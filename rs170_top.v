==> flow/design.v <==
module rs170_top (
    input clk,
    output led134,
    output reg oled_dc = 0,
    output reg oled_rw = 0,
    output reg oled_cs = 1,
    output reg oled_e = 1,
    output reg oled_reset = 1,
    output reg [7:0] oled_data
  );
  reg [4:0] counter = 0;
  reg initializing = 1;
  reg donewithgddram = 0;
  reg [7:0] oled_inits[0:24];
  reg [7:0] oled_gdram [0:1023];   
  reg [7:0] buffered_oled_cmds;
  reg [7:0] buffered_oled_data;
  assign led134 = 1;           
  reg [4:0] counter = 0;
  reg initializing = 1;
  reg donewithgddram = 0;
  reg [7:0] oled_inits[0:24];
  reg [7:0] oled_gdram [0:1023];
  reg [7:0] buffered_oled_cmds;
  reg [7:0] buffered_oled_data;
  assign led134 = 1;           
  reg [0:6]  which_init = 7'd0;
  reg [0:10] which_byte = 11'd0;
  reg [4:0] clocksperbyte = 5'd16;      
  always @(negedge clk) begin
    if(initializing == 0)
      oled_dc <= 1;
  end
  always @(posedge clk) begin
    counter <= counter + 1;    
    if(initializing == 1 & counter > 1 & counter < 5 & which_init == 0)
      oled_reset <= 0;
    else
      oled_reset <= 1;
    if(counter > 1 & counter < 14)
      oled_cs <= 0;
    else
      oled_cs <= 1;
    if(which_init < 25) begin
      initializing <= 1;
    end
    if(which_init > 25 & initializing != 0)begin
      initializing <= 0;
    end
    if(which_byte > 1023) begin
      initializing <= 0;
      donewithgddram <= 1;
      which_byte <= 0;
    end
    if (counter >= 8 & counter != 16 & donewithgddram != 1) begin
      oled_e <= 0;
    end
    if (counter == 0)
      oled_e <= 1;
    if( initializing == 1) begin
      oled_data <= buffered_oled_cmds;
    end
    else
      oled_data <= buffered_oled_data;
    if (counter == 15) begin
      oled_e <= 0;
      if(which_byte <= 1024 & initializing == 0 & donewithgddram != 1)
        which_byte <= which_byte + 1;
      if(which_init <= 25 & initializing == 1)
        which_init <= which_init + 1;
    end
    if(counter == 16)
      counter <= 0;
    if(counter == clocksperbyte)
      counter <= 0;
    if(initializing == 1 & donewithgddram != 1)
      buffered_oled_cmds <= oled_inits[which_init];
    if(initializing == 0 & donewithgddram != 1)
      buffered_oled_data <= oled_gdram[which_byte];
  end
  always @(posedge clk) begin
    oled_gdram[400] <= 8'b11111111;
    oled_gdram[420] <= 8'b11111111;
    oled_gdram[440] <= 8'b11111111;
    oled_gdram[460] <= 8'b11111111;
    oled_gdram[480] <= 8'b11111111;
    oled_gdram[500] <= 8'b11111111;
    oled_gdram[520] <= 8'b11111111;
    oled_inits[0]  <= 8'hAE;
    oled_inits[1]  <= 8'hD5;
    oled_inits[2]  <= 8'h80;
    oled_inits[3]  <= 8'hA8;
    oled_inits[4]  <= 8'h2F;
    oled_inits[5]  <= 8'hD3;
    oled_inits[6]  <= 8'h00;
    oled_inits[7]  <= 8'h00;
    oled_inits[8]  <= 8'h8D;    
    oled_inits[9]  <= 8'h14;
    oled_inits[10] <= 8'hA6;
    oled_inits[11] <= 8'hA4;
    oled_inits[12] <= 8'hA0;
    oled_inits[13] <= 8'hC0;
    oled_inits[14] <= 8'hA8;
    oled_inits[15] <= 8'hDA;
    oled_inits[16] <= 8'h12;
    oled_inits[17] <= 8'h81;
    oled_inits[18] <= 8'hFF;
    oled_inits[19] <= 8'hD9;
    oled_inits[20] <= 8'hF1;
    oled_inits[21] <= 8'hDB;
    oled_inits[22] <= 8'h40;
    oled_inits[23] <= 8'hAF;    
    oled_inits[24] <= 8'h00;  
  end
endmodule
# From RTL to reports: rs170_top
# Tool output for the design above, in the order of the flow.
# Line numbers count from 1 in the design file above.
# Operators: Yosys type, input widths -> output width; for muxes data width and select width s.
# Cell names lack the library's common part.
# Not given: -
[design] top_module="rs170_top" clock="clk" lib="sky130hd" lib_corner="tt_025C_1v80"

# Elaborated design
# Yosys after proc, flatten, opt, wreduce and memory -nomap, before mapping. Print and check cells are not counted. Equal cells are merged and count once.
[bits] ff_bits=53 latch_bits=0 ram_bits=0 mem_bits_ro=0 clocked_rd_ports_x_width=0 mem_count=0 inputBits=1 out_inout_bits=14 wordCells=1108
[classes] n_addsub=3 mul=0 div=0 n_cmp=9 eq_ne=1050 shift=0 muxes=10 n_logic=14 reduce_logical=10
[op_table] operator="$pmux 8 s1018" count=1
[op_table] operator="$eq 10x10->1 const B" count=512
[op_table] operator="$eq 10x9->1 const B" count=256
[op_table] operator="$eq 10x8->1 const B" count=128
[op_table] operator="$eq 10x7->1 const B" count=64
[op_table] operator="$eq 10x6->1 const B" count=32
[op_table] operator="$pmux 8 s22" count=1
[op_table] operator="$eq 10x5->1 const B" count=16
[op_table] operator="$eq 10x4->1 const B" count=8
[op_table] operator="$eq 5x5->1 const B" count=10
[op_table] operator="$eq 5x4->1 const B" count=9
[op_table] operator="$eq 10x3->1 const B" count=4
[op_table] operator="$mux 11" count=3
[op_table] operator="$eq 10x2->1 const B" count=2
[op_table] operator="$eq 5x3->1 const B" count=4
[op_table] operator="$and 1x1->1" count=12
[op_table] operator="$add 11x1->11 const B" count=1
[op_table] operator="$gt 11x10->1 const B" count=1
[op_table] operator="$le 11x11->1 const B" count=1
[op_table] operator="$eq 10x1->1 const B" count=1
[op_table] operator="$logic_not 10->1" count=1
[op_table] operator="$eq 5x2->1 const B" count=2
[op_table] operator="$logic_not 5->1" count=2
[op_table] operator="$mux 8" count=1
[op_table] operator="$add 7x1->7 const B" count=1
[op_table] operator="$gt 7x5->1 const B" count=1
[op_table] operator="$le 7x5->1 const B" count=1
[op_table] operator="$lt 7x5->1 const B" count=1
# Not listed: further kinds 15, cells in them 20.

# Depth
# Yosys ltp: most cells in a row. Word level: on the elaborated netlist, between registers, memories and ports. Mapped: between sequential cells and ports; inverters and the memories' decode and read muxes count.
[depth] ltp_word=5 abc_area=0 ltp_mapped=8 depth_no_buf=7

# After synthesis
# Source: synth_stat.txt of the flow (Yosys; design flattened, memories mapped). It holds for the ABC_AREA given above (unset counts as 0); a run with the other value may have another netlist.
[by_type] cell="dfxtp_1" count=28 area_total_um2=560.538
[by_type] cell="edfxtp_1" count=17 area_total_um2=510.49
[by_type] cell="ha_1" count=12 area_total_um2=150.144
[by_type] cell="nand2b_1" count=14 area_total_um2=87.584
[by_type] cell="nand2_1" count=21 area_total_um2=78.826
[by_type] cell="nand3_1" count=15 area_total_um2=75.072
[by_type] cell="a21oi_1" count=14 area_total_um2=70.067
[by_type] cell="inv_1" count=18 area_total_um2=67.565
[by_type] cell="nor2_1" count=18 area_total_um2=67.565
[by_type] cell="o21ai_0" count=13 area_total_um2=65.062
[by_type] cell="a31oi_1" count=10 area_total_um2=62.56
[by_type] cell="buf_2" count=9 area_total_um2=45.043
[by_type] cell="xnor2_1" count=5 area_total_um2=43.792
[by_type] cell="nand3b_1" count=5 area_total_um2=37.536
[by_type] cell="nor3_1" count=7 area_total_um2=35.034
[by_type] cell="nor2b_1" count=5 area_total_um2=31.28
[by_type] cell="buf_4" count=4 area_total_um2=30.029
[by_type] cell="a211o_1" count=3 area_total_um2=26.275
# Not listed: further types 28, cells in them 49.
[synth_totals] stdcells=267 yosys_area_um2=2416.1 sequential_area_um2=1071.0 ffs=45 buf_cells=17

# Below are 2 stored runs of the flow (Yosys, OpenROAD; platform sky130hd) on rs170_top, each with its settings and what was measured, unordered. Constraints: input delay and output delay 20% of the set period each, output load 0.01 pF.
# "totalPower_mw" rests on the timing tool's default activity at the inputs, not on a simulated workload.
run="run 1" settings period_ns=2.55 CAP_MARGIN=20 CORE_MARGIN=2 CORE_UTILIZATION=40 SLEW_MARGIN=20
run="run 1" results totalPower_mw=1.240 yosys_chip_area_um2=2416.1 ws_setup_ns=-0.065 setup_tns_ns=-0.065 timing.hold.ws_ns=0.427 final_cell_area_um2=2677.6 die_footprint_um2=6678.2
run="run 2" settings period_ns=2.06 CORE_UTILIZATION=60 SETUP_SLACK_MARGIN=0.27 PLACE_DENSITY_LB_ADDON=0.04 CELL_PAD_IN_SITES_DETAIL_PLACEMENT=2 TNS_END_PERCENT=90 ABC_AREA=1 GPL_ROUTABILITY_DRIVEN=1 CAP_MARGIN=10 CORE_MARGIN=2 SLEW_MARGIN=20
run="run 2" outcome="not finished: placement ended with error DPL-0033"
